==> flow/design.v <==
module bc8( 
  output reg [7:0] leds,
  input wire clock,
  input wire reset
  );
  reg [25:0] state;
  always @( posedge clock or negedge reset ) begin
    if( reset == 1'b0 ) begin
      state <= 26'b0;
	  leds <= 8'b0;
    end else begin
      state <= state + 26'b1;
	  if(state == 26'h3FFFFFF) begin
		leds <= leds + 1'b1;
	  end
    end
  end
endmodule
# From RTL to reports: bc8
# The steps from the RTL of bc8 to its reports follow in flow order.
# Line numbers count from 1 in the design file above.
# Not given: --
[setup]
top_module = "bc8"
clk_port = "clock"
lib = "sky130hd"
lib_corner = "tt_025C_1v80"

# Elaborated design
# Yosys after proc, flatten, opt, wreduce and memory -nomap, before mapping. Enables and synchronous resets that opt folds into registers are not counted as muxes. Memory bits, and registers merged into a memory's read port (data or address), are not among the register bits. Print and check cells are not counted. Equal cells are merged and count once.
[word_totals]
register_bits = 34
latchBits = 0
ram_bits = 0
mem_bits_ro = 0
clocked_rd_ports_x_width = 0
n_memories = 0
in_bits = 2
out_inout_bits = 8
word_cells = 5
[op_classes]
addsub = 2
mul = 0
div_mod_pow = 0
compare = 0
equal = 1
n_shift = 0
mux = 0
n_logic = 0
reduce_and_logical = 0
[op_table]
columns = ["cell", "count"]
rows = [
  ["26-bit by 1-bit adder with 26-bit output (second input constant)", 1],
  ["26-bit == test (second input constant)", 1],
  ["8-bit by 1-bit adder with 8-bit output (second input constant)", 1],
]

# Logic depth
# Longest topological path by Yosys (ltp), each cell counted once; first at word level (registers and memories cut), then after technology mapping (sequential cells cut; the memories' decode and read muxes count).
[logic_depth]
ltp_word = 1
ABC_AREA = 1
depth_mapped = 8
depth_no_buf = 8

# After synthesis
# The flow's flattened synthesis, as Yosys stat reports it; memories are mapped. The netlist is that of the ABC_AREA named above (0 if unset); the other value can give another one.
[by_type]
columns = ["cell", "count"]
rows = [
  ["sky130_fd_sc_hd__dfrtp_1", 34],
  ["sky130_fd_sc_hd__nand2_1", 85],
  ["sky130_fd_sc_hd__nor2_1", 24],
  ["sky130_fd_sc_hd__xor2_1", 10],
  ["sky130_fd_sc_hd__nor2_4", 7],
  ["sky130_fd_sc_hd__nand3_1", 14],
  ["sky130_fd_sc_hd__xnor2_1", 8],
  ["sky130_fd_sc_hd__nand3b_1", 9],
  ["sky130_fd_sc_hd__inv_1", 11],
  ["sky130_fd_sc_hd__nor2_8", 2],
  ["sky130_fd_sc_hd__nand2_4", 3],
  ["sky130_fd_sc_hd__ha_1", 2],
  ["sky130_fd_sc_hd__nand2_2", 3],
  ["sky130_fd_sc_hd__buf_8", 1],
  ["sky130_fd_sc_hd__nor2_2", 2],
  ["sky130_fd_sc_hd__o21ai_0", 2],
  ["sky130_fd_sc_hd__and2_1", 1],
  ["sky130_fd_sc_hd__nand4_1", 1],
]
[mapped]
mapped_cells = 219
mapped_area_mm2 = 0.001843
ffs = 34

# Timing after synthesis
# OpenSTA on the mapped netlist: ideal clock, no wires. The path of least setup slack (recovery checks aside). Input and output delay are each 20% of the period. Register names are those of the netlist, which keeps one name where synthesis merged equal registers.
[synth_path]
path_kind = "reg-to-reg"
start = "register state[0]"
end = "register state[18]"
tclk_ns = 1.7
setup_ns = 0.065
t_arrival_ns = 1.213
slack_ns = 0.422
delay_ns = 1.278
path_stages = 9
n_path_buf = 1
period_less_setup_slack_ns = 1.278
# "delay_ns" = arrival - input delay + setup time.
# "path_stages": output pins that drive a net of the path, with the launching flip-flop's if there is one; two outputs of one cell count as two.
# "period_less_setup_slack_ns" is the clock period less the worst setup slack; recovery checks do not enter. This is arithmetic on one report: input and output delays are still those of the set period (20% each).
# Between the ends stands the longest chain of elaborated cells between them, by number of cells; it is not shown to be the way that was timed. Of several equally long chains one is given.
# A line is the first line of the expression or statement that the cell stems from. Yosys adds cells for indexed reads and writes and turns some case tables into memories.
[synth_between]
cell_sequence = "sky130_fd_sc_hd__dfrtp_1 -> sky130_fd_sc_hd__ha_1 -> sky130_fd_sc_hd__nand2_2 -> sky130_fd_sc_hd__nor2_4 -> sky130_fd_sc_hd__nand2_4 -> sky130_fd_sc_hd__nor2_8 -> sky130_fd_sc_hd__buf_8 -> sky130_fd_sc_hd__nand3b_1 -> sky130_fd_sc_hd__nand2_1"
elab_chain_cells = 1
[synth_lines]
columns = ["item", "line_no", "rtl"]
rows = [
  ["start: declaration", 6, "reg [25:0] state;"],
  ["start: assignment", 9, "state <= 26'b0;"],
  ["start: assignment", 12, "state <= state + 26'b1;"],
  ["26-bit by 1-bit adder with 26-bit output", 12, ""],
  ["end: assignment", 9, ""],
  ["end: assignment", 12, ""],
  ["end: declaration", 6, ""],
]

# Path in the finished layout
# Path of least setup slack in the final report of run 1 (OpenROAD, finished layout, wires in). Where an end is a register, its clock arrival counts in the times.
[layout_path]
path_kind = "reg-to-reg"
start = "register state[0]"
end = "register leds[4]"
tclk_ns = 1.39
setup_ns = 0.10
t_arrival_ns = 1.53
slack_ns = 0.04
path_stages = 9
n_path_buf = 0
# Between the ends stands the longest chain of elaborated cells between them, by number of cells; it is not shown to be the way that was timed. Of several equally long chains one is given.
[layout_between]
cell_sequence = "sky130_fd_sc_hd__dfrtp_1 -> sky130_fd_sc_hd__ha_4 -> sky130_fd_sc_hd__nand2_4 -> sky130_fd_sc_hd__nor2_4 -> sky130_fd_sc_hd__nand2_4 -> sky130_fd_sc_hd__nor2_8 -> sky130_fd_sc_hd__nand2_8 -> sky130_fd_sc_hd__nand2_1 -> sky130_fd_sc_hd__nand2_1"
elab_chain_cells = 1
[layout_lines]
columns = ["item", "line_no", "rtl"]
rows = [
  ["start: declaration", 6, "reg [25:0] state;"],
  ["start: assignment", 9, "state <= 26'b0;"],
  ["start: assignment", 12, "state <= state + 26'b1;"],
  ["26-bit == test", 13, "if(state == 26'h3FFFFFF) begin"],
  ["end: assignment", 10, "leds <= 8'b0;"],
  ["end: assignment", 14, "leds <= leds + 1'b1;"],
  ["end: declaration", 2, "output reg [7:0] leds,"],
]

Hand-over note for bc8

Below are 2 stored runs of the flow (Yosys, OpenROAD; platform sky130hd) on bc8, each with its settings and what was measured, unordered. Constraints: input delay and output delay 20% of the set period each, output load 0.01 pF.
"clock_period_reached_ns" is the run's clock period less its worst setup slack. It is reckoned from that one timing run; input and output delays stay at 20% of the period that was set.
By "worstPathTime_ns" is meant the share of the clock period that the worst setup path is allowed (20% is reserved at inputs, 20% at outputs), minus its slack. Clock arrival times at its registers enter into it.
"totalPower_mw" is the tool's figure for a default switching activity; nothing was simulated.

# run 1
==> flow/run.sh <==
#!/bin/bash
# the make line also repeats the synthesis and layout settings of config.mk as NAME=value (left out here)
make -C /OpenROAD-flow-scripts/flow DESIGN_CONFIG=/design/flow/config.mk WORK_HOME=/design/flow/orfs CLKGATE_MAP_FILE= finish
==> flow/config.mk <==
export PLATFORM = sky130hd
export DESIGN_NAME = bc8
export DESIGN_NICKNAME = bc8
export VERILOG_FILES = /design/flow/design.v
export SDC_FILE = /design/flow/constraint.sdc
export NUM_CORES = 4
export LEC_CHECK = 0
export ABC_AREA = 1
export CAP_MARGIN = 20
export CELL_PAD_IN_SITES_DETAIL_PLACEMENT = 2
export CELL_PAD_IN_SITES_GLOBAL_PLACEMENT = 0
export CORE_MARGIN = 2
export CORE_UTILIZATION = 17
export CTS_CLUSTER_SIZE = 90
export PLACE_DENSITY_LB_ADDON = 0.14
export SETUP_SLACK_MARGIN = 0.04
export SLEW_MARGIN = 20
==> flow/constraint.sdc <==
create_clock -name core_clock -period 1.39 [get_ports {clock}]
set_input_delay 0.2780 -clock core_clock [delete_from_list [all_inputs] [get_ports {clock}]]
set_output_delay 0.2780 -clock core_clock [all_outputs]
set_load 0.01 [all_outputs]

==> run 1: results <==
post_synth_area_mm2=0.001843
design.die.area_mm2=0.0116899
finalCellArea_mm2=0.0026075
utilization_frac=0.244
final_setup_ws_ns=0.039
totalPower_mw=1.730
clock_period_reached_ns=1.351
worstPathTime_ns=1.35
critical_path_type="reg-to-reg"

# run 2
==> flow/run.sh <==
#!/bin/bash
# the make line also repeats the synthesis and layout settings of config.mk as NAME=value (left out here)
make -C /OpenROAD-flow-scripts/flow DESIGN_CONFIG=/design/flow/config.mk WORK_HOME=/design/flow/orfs CLKGATE_MAP_FILE= finish
==> flow/config.mk <==
export PLATFORM = sky130hd
export DESIGN_NAME = bc8
export DESIGN_NICKNAME = bc8
export VERILOG_FILES = /design/flow/design.v
export SDC_FILE = /design/flow/constraint.sdc
export NUM_CORES = 4
export LEC_CHECK = 0
export CAP_MARGIN = 20
export CORE_ASPECT_RATIO = 0.72
export CORE_MARGIN = 2
export CORE_UTILIZATION = 16
export CTS_CLUSTER_DIAMETER = 59
export CTS_CLUSTER_SIZE = 23
export MIN_ROUTING_LAYER = met1
export PLACE_DENSITY = 0.56
export SETUP_SLACK_MARGIN = 0.27
export SLEW_MARGIN = 40
==> flow/constraint.sdc <==
create_clock -name core_clock -period 2.76 [get_ports {clock}]
set_input_delay 0.5520 -clock core_clock [delete_from_list [all_inputs] [get_ports {clock}]]
set_output_delay 0.5520 -clock core_clock [all_outputs]
set_load 0.01 [all_outputs]

==> run 2: results <==
post_synth_area_mm2=0.0015565
design.die.area_mm2=0.0105434
finalCellArea_mm2=0.0019581
utilization_frac=0.207
final_setup_ws_ns=0.872
totalPower_mw=1.050
clock_period_reached_ns=1.888
worstPathTime_ns=1.34
critical_path_type="reg-to-output"

End of note.
