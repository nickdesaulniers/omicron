==> flow/design.v <==
`timescale 1ns / 1ps
module instruction_decode(
    input         clk_n,
    input [6:0]   if_next_addr,
    input [15:0]  if_curr_inst,
    input         wb_reg_wea,
    input [15:0]  wb_reg_wdata,
    input [2:0]   wb_reg_waddr,
    output [3:0]  id_opcode,           
    output [6:0]  id_next_addr,
    output [15:0] id_register1_data,
    output [15:0] id_register2_data,
    output [6:0]  id_sign_ext_addr,    
    output [2:0]  id_dest_reg_addr     
);
assign id_next_addr = if_next_addr;
assign id_opcode = if_curr_inst[15:12];
assign id_dest_reg_addr = if_curr_inst[8:6];
assign id_sign_ext_addr = if_curr_inst[6:0];
reg_block i_reg_block(
  .clk_n(clk_n),
  .wea(wb_reg_wea),
  .raddr1(if_curr_inst[11:9]),
  .raddr2(if_curr_inst[5:3]),
  .waddr(wb_reg_waddr[2:0]),
  .wdata(wb_reg_wdata[15:0]),
  .rdata1(id_register1_data[15:0]),
  .rdata2(id_register2_data[15:0])
);
endmodule
`timescale 1ns / 1ps
module reg_block(
  input [2:0] raddr1,
  input [2:0] raddr2,
  input [2:0] waddr,
  input [15:0] wdata,
  input clk_n,
  input wea,
  output [15:0] rdata1,
  output [15:0] rdata2
);
reg [15:0] registers [7:0];
assign rdata1 = registers[raddr1];
assign rdata2 = registers[raddr2];
always@(posedge clk_n) begin
  if(wea) begin
    registers[3'b0] <= 16'b0;
    if(waddr != 3'b0) begin
      registers[waddr] <= wdata;
    end
  end
end
endmodule
Reports on instruction_decode
What the tools print for instruction_decode, step after step. Lines are those of the file above, counted from 1. Operators: Yosys type, input widths -> output width; for muxes data width and select width s. A cell with - has no value.

Top: instruction_decode. Clock input: clk_n. Cell library: sky130hd. Corner: tt_025C_1v80.

Word level
Counts by Yosys on the flattened word-level netlist (proc, flatten, opt, wreduce; memories kept). Register bits leave out memories and registers merged into their read ports (data or address); mux counts leave out enables and synchronous resets folded into registers. Print and check cells are left out. Cells with the same type and inputs are merged into one. Memory sizes are those after Yosys's memory passes, which may raise the word count (mostly to a power of two), join words into wider ones and drop unused or constant bits.

Under input bits stands 44. Under memory cells stands 1. Elaborated cells: 9. The entry for clocked read ports x word width reads 0. For bits in read-only memories the number is 0. The entry for output and inout port bits reads 53. The figure for register bits is 0. For memory bits (writable) the number is 128. The figure for bits in latches is 0.

Memory list: i_reg_block.registers (words 8, bits a word 16, read ports 2, write ports 2, line 42) `reg [15:0] registers [7:0];`.

The figure for divide/modulo/power cells is 0. Under multipliers stands 0. The entry for muxes and demuxes reads 7. The figure for equality and inequality tests is 0. The figure for order comparisons is 0. Bitwise gates (word level): 0. Under shifts and indexed selects stands 0. For add/sub/neg operators the number is 0. The figure for reductions and logical operators is 1.

Operator list (count): $mux 16 (2); $mux 3 (2); $reduce_bool 3->1 (1); $mux 1 (3).

Logic depth
Depth = most cells in a row (Yosys ltp): at word level without a register or memory, in the mapped netlist without a sequential cell, where the memories' decode and read muxes count.

For depth after elaboration the number is 3. The entry for ABC_AREA reads 0. The entry for depth in mapped cells reads 4. The figure for depth with buffers taken out is 2.

After synthesis
The flow's flattened synthesis, as Yosys stat reports it; memories are mapped. The netlist is that of the ABC_AREA named above (0 if unset); the other value can give another one.

Cell types: sky130_fd_sc_hd__edfxtp_1 (count 128, area in all 3.84E+03 µm²); sky130_fd_sc_hd__mux4_1 (count 56, area in all 1.47E+03 µm²); sky130_fd_sc_hd__mux2_2 (count 32, area in all 360.346 µm²); sky130_fd_sc_hd__mux4_2 (count 8, area in all 180.173 µm²); sky130_fd_sc_hd__buf_4 (count 21, area in all 157.651 µm²); sky130_fd_sc_hd__buf_6 (count 8, area in all 90.086 µm²); sky130_fd_sc_hd__buf_1 (count 7, area in all 26.275 µm²); sky130_fd_sc_hd__nor2_1 (count 6, area in all 22.522 µm²); sky130_fd_sc_hd__nand2b_1 (count 3, area in all 18.768 µm²); sky130_fd_sc_hd__clkbuf_2 (count 2, area in all 10.01 µm²); sky130_fd_sc_hd__clkbuf_1 (count 2, area in all 7.507 µm²); sky130_fd_sc_hd__nand2_1 (count 2, area in all 7.507 µm²); sky130_fd_sc_hd__nor3_1 (count 1, area in all 5.005 µm²); sky130_fd_sc_hd__conb_1 (count 1, area in all 3.754 µm²).

The entry for flip-flops reads 128. The entry for synthesis area reads 6204.7 µm². The figure for area of sequential cells is 3843.7 µm². Buffer cells: 40. The entry for cells in the netlist reads 277.

By module: a second synthesis without flattening, with its own total; a netlist apart from the flattened one above.

The figure for cells (unflattened synthesis) is 277. Area total of the unflattened synthesis: 6204.7 µm².

Each row is one instance without its submodules.

By module: reg_block (times used 1, seq. area 3843.7 µm², area 6047.0 µm², cells 256); instruction_decode (times used 1, seq. area 0.0 µm², area 157.7 µm², cells 21).

Path before layout
OpenSTA on the mapped netlist: ideal clock, no wires. The path of least setup slack (recovery checks aside). Input and output delay are each 20% of the period. Register names are those of the netlist, which keeps one name where synthesis merged equal registers.

Path type: input to output. Start: input if_curr_inst[9]. End: output id_register1_data[1]. Driving pins on the path: 4. Under clock period stands 3.02 ns. For slack the number is 0.740 ns. Output delay: 0.604 ns. For arrival time the number is 1.676 ns. The figure for path delay is 1.072 ns. Under input delay stands 0.604 ns. The entry for path buffers reads 2. Under synthesis period reached stands 2.28 ns.

"path delay" = arrival - input delay + setup time. At an output port there is no setup time. "driving pins on the path": output pins that drive a net of the path, with the launching flip-flop's if there is one; two outputs of one cell count as two. "synthesis period reached" is the clock period less the worst setup slack; recovery checks do not enter. This is arithmetic on one report: input and output delays are still those of the set period (20% each). The rows between start and end are the longest chain of elaborated cells between them; the timing report does not say that the signal goes this way. Where chains are equally long, one stands for them. Each line given opens the expression or statement behind the cell; cells for indexed reads and writes are added by Yosys, which also makes memories of some case tables. The chain passes a memory read, where the word-level depth is cut; so it can be longer than that depth.

Cell sequence: sky130_fd_sc_hd__buf_6 sky130_fd_sc_hd__buf_6 sky130_fd_sc_hd__mux4_1 sky130_fd_sc_hd__mux2_2. The entry for cells in the longest elaborated chain reads 1. Under elaborated cells between the ends (all ways) stands 1. Source lines of those cells: 1. Classes of those cells: memory: 1.

RTL lines, path post-synthesis: start: declaration (line 5) `input [15:0]  if_curr_inst,`; $mem_v2 8x16 (line 42) `reg [15:0] registers [7:0];`; end: declaration (line 11) `output [15:0] id_register1_data,`.

Worst path after layout
Path of least setup slack in the final report of stored run 2 (OpenROAD, finished layout, wires in). Where an end is a register, its clock arrival counts in the times.

Path type: input to output. Start: input if_curr_inst[5]. End: output id_register2_data[7]. Under clock period stands 3.42 ns. Driving pins on the path: 5. Output delay: 0.68 ns. Under input delay stands 0.68 ns. For arrival time the number is 2.58 ns. For slack the number is 0.16 ns. The entry for path buffers reads 3.

The rows between start and end are the longest chain of elaborated cells between them; the timing report does not say that the signal goes this way. Where chains are equally long, one stands for them. The chain passes a memory read, where the word-level depth is cut; so it can be longer than that depth.

Cell sequence: sky130_fd_sc_hd__clkdlybuf4s50_1 sky130_fd_sc_hd__buf_12 sky130_fd_sc_hd__mux4_1 sky130_fd_sc_hd__mux2_2 sky130_fd_sc_hd__clkdlybuf4s50_1. The entry for cells in the longest elaborated chain reads 1. Under elaborated cells between the ends (all ways) stands 1. Source lines of those cells: 1. Classes of those cells: memory: 1.

RTL lines, path post-layout: start: declaration (line 5) `input [15:0]  if_curr_inst,`; $mem_v2 8x16 (line 42) `reg [15:0] registers [7:0];`; end: declaration (line 12) `output [15:0] id_register2_data,`.

Hand-over note for instruction_decode

Settings and measured results of 2 stored flow runs for module instruction_decode (sky130hd), not sorted in any way. The constraints put input and output delay at 20% of the set period each and load the outputs with 0.01 pF. "achieved period" means the clock period less the worst setup slack. The figure is calculated, with input and output delays left at 20% of the set period. "time on the worst setup path" means the part of the period allowed to the worst setup path (the constraints hold back 20% at inputs and 20% at outputs) less its slack; where the path has registers, the arrival times of their clocks count too. "total design power": no workload was simulated; the value follows from the tool's default switching activity.

Files of stored run 1:
==> flow/run.sh <==
#!/bin/bash
# the make line also repeats the synthesis and layout settings of config.mk as NAME=value (left out here)
make -C /OpenROAD-flow-scripts/flow DESIGN_CONFIG=/design/flow/config.mk WORK_HOME=/design/flow/orfs CLKGATE_MAP_FILE= finish
==> flow/config.mk <==
export PLATFORM = sky130hd
export DESIGN_NAME = instruction_decode
export DESIGN_NICKNAME = instruction_decode
export VERILOG_FILES = /design/flow/design.v
export SDC_FILE = /design/flow/constraint.sdc
export NUM_CORES = 4
export LEC_CHECK = 0
export ABC_AREA = 0
export CAP_MARGIN = 20
export CELL_PAD_IN_SITES_DETAIL_PLACEMENT = 2
export CORE_MARGIN = 2
export CORE_UTILIZATION = 61
export CTS_CLUSTER_DIAMETER = 174
export GPL_ROUTABILITY_DRIVEN = 0
export MAX_ROUTING_LAYER = met5
export SLEW_MARGIN = 10
==> flow/constraint.sdc <==
create_clock -name core_clock -period 1.56 [get_ports {clk_n}]
set_input_delay 0.3120 -clock core_clock [delete_from_list [all_inputs] [get_ports {clk_n}]]
set_output_delay 0.3120 -clock core_clock [all_outputs]
set_load 0.01 [all_outputs]

Outcome of stored run 1: did not finish, placement stopped with DPL-0033.

Files of stored run 2:
==> flow/run.sh <==
#!/bin/bash
# the make line also repeats the synthesis and layout settings of config.mk as NAME=value (left out here)
make -C /OpenROAD-flow-scripts/flow DESIGN_CONFIG=/design/flow/config.mk WORK_HOME=/design/flow/orfs CLKGATE_MAP_FILE= finish
==> flow/config.mk <==
export PLATFORM = sky130hd
export DESIGN_NAME = instruction_decode
export DESIGN_NICKNAME = instruction_decode
export VERILOG_FILES = /design/flow/design.v
export SDC_FILE = /design/flow/constraint.sdc
export NUM_CORES = 4
export LEC_CHECK = 0
export CAP_MARGIN = 20
export CELL_PAD_IN_SITES_GLOBAL_PLACEMENT = 3
export CORE_MARGIN = 3
export CORE_UTILIZATION = 32
export CTS_CLUSTER_SIZE = 18
export MAX_ROUTING_LAYER = met5
export PLACE_DENSITY_LB_ADDON = 0.27
export SLEW_MARGIN = 0
==> flow/constraint.sdc <==
create_clock -name core_clock -period 3.42 [get_ports {clk_n}]
set_input_delay 0.6840 -clock core_clock [delete_from_list [all_inputs] [get_ports {clk_n}]]
set_output_delay 0.6840 -clock core_clock [all_outputs]
set_load 0.01 [all_outputs]

Results of stored run 2. The final setup TNS is 0.000 ns. For the total design power the run shows 3.897 mW. The post-layout utilization comes to 40.4%. For the Yosys chip area after synthesis the run shows 6204.7 µm². For the achieved period the run shows 3.261 ns. For the time on the worst setup path the run shows 1.89 ns. Class of the worst setup path: input to output. The measured die area is 21096.1 µm². The worst setup slack after layout stands at 0.159 ns. The worst hold slack in the final report reads 0.989 ns. The standard-cell area of the final layout reads 7639.8 µm².

End of note.
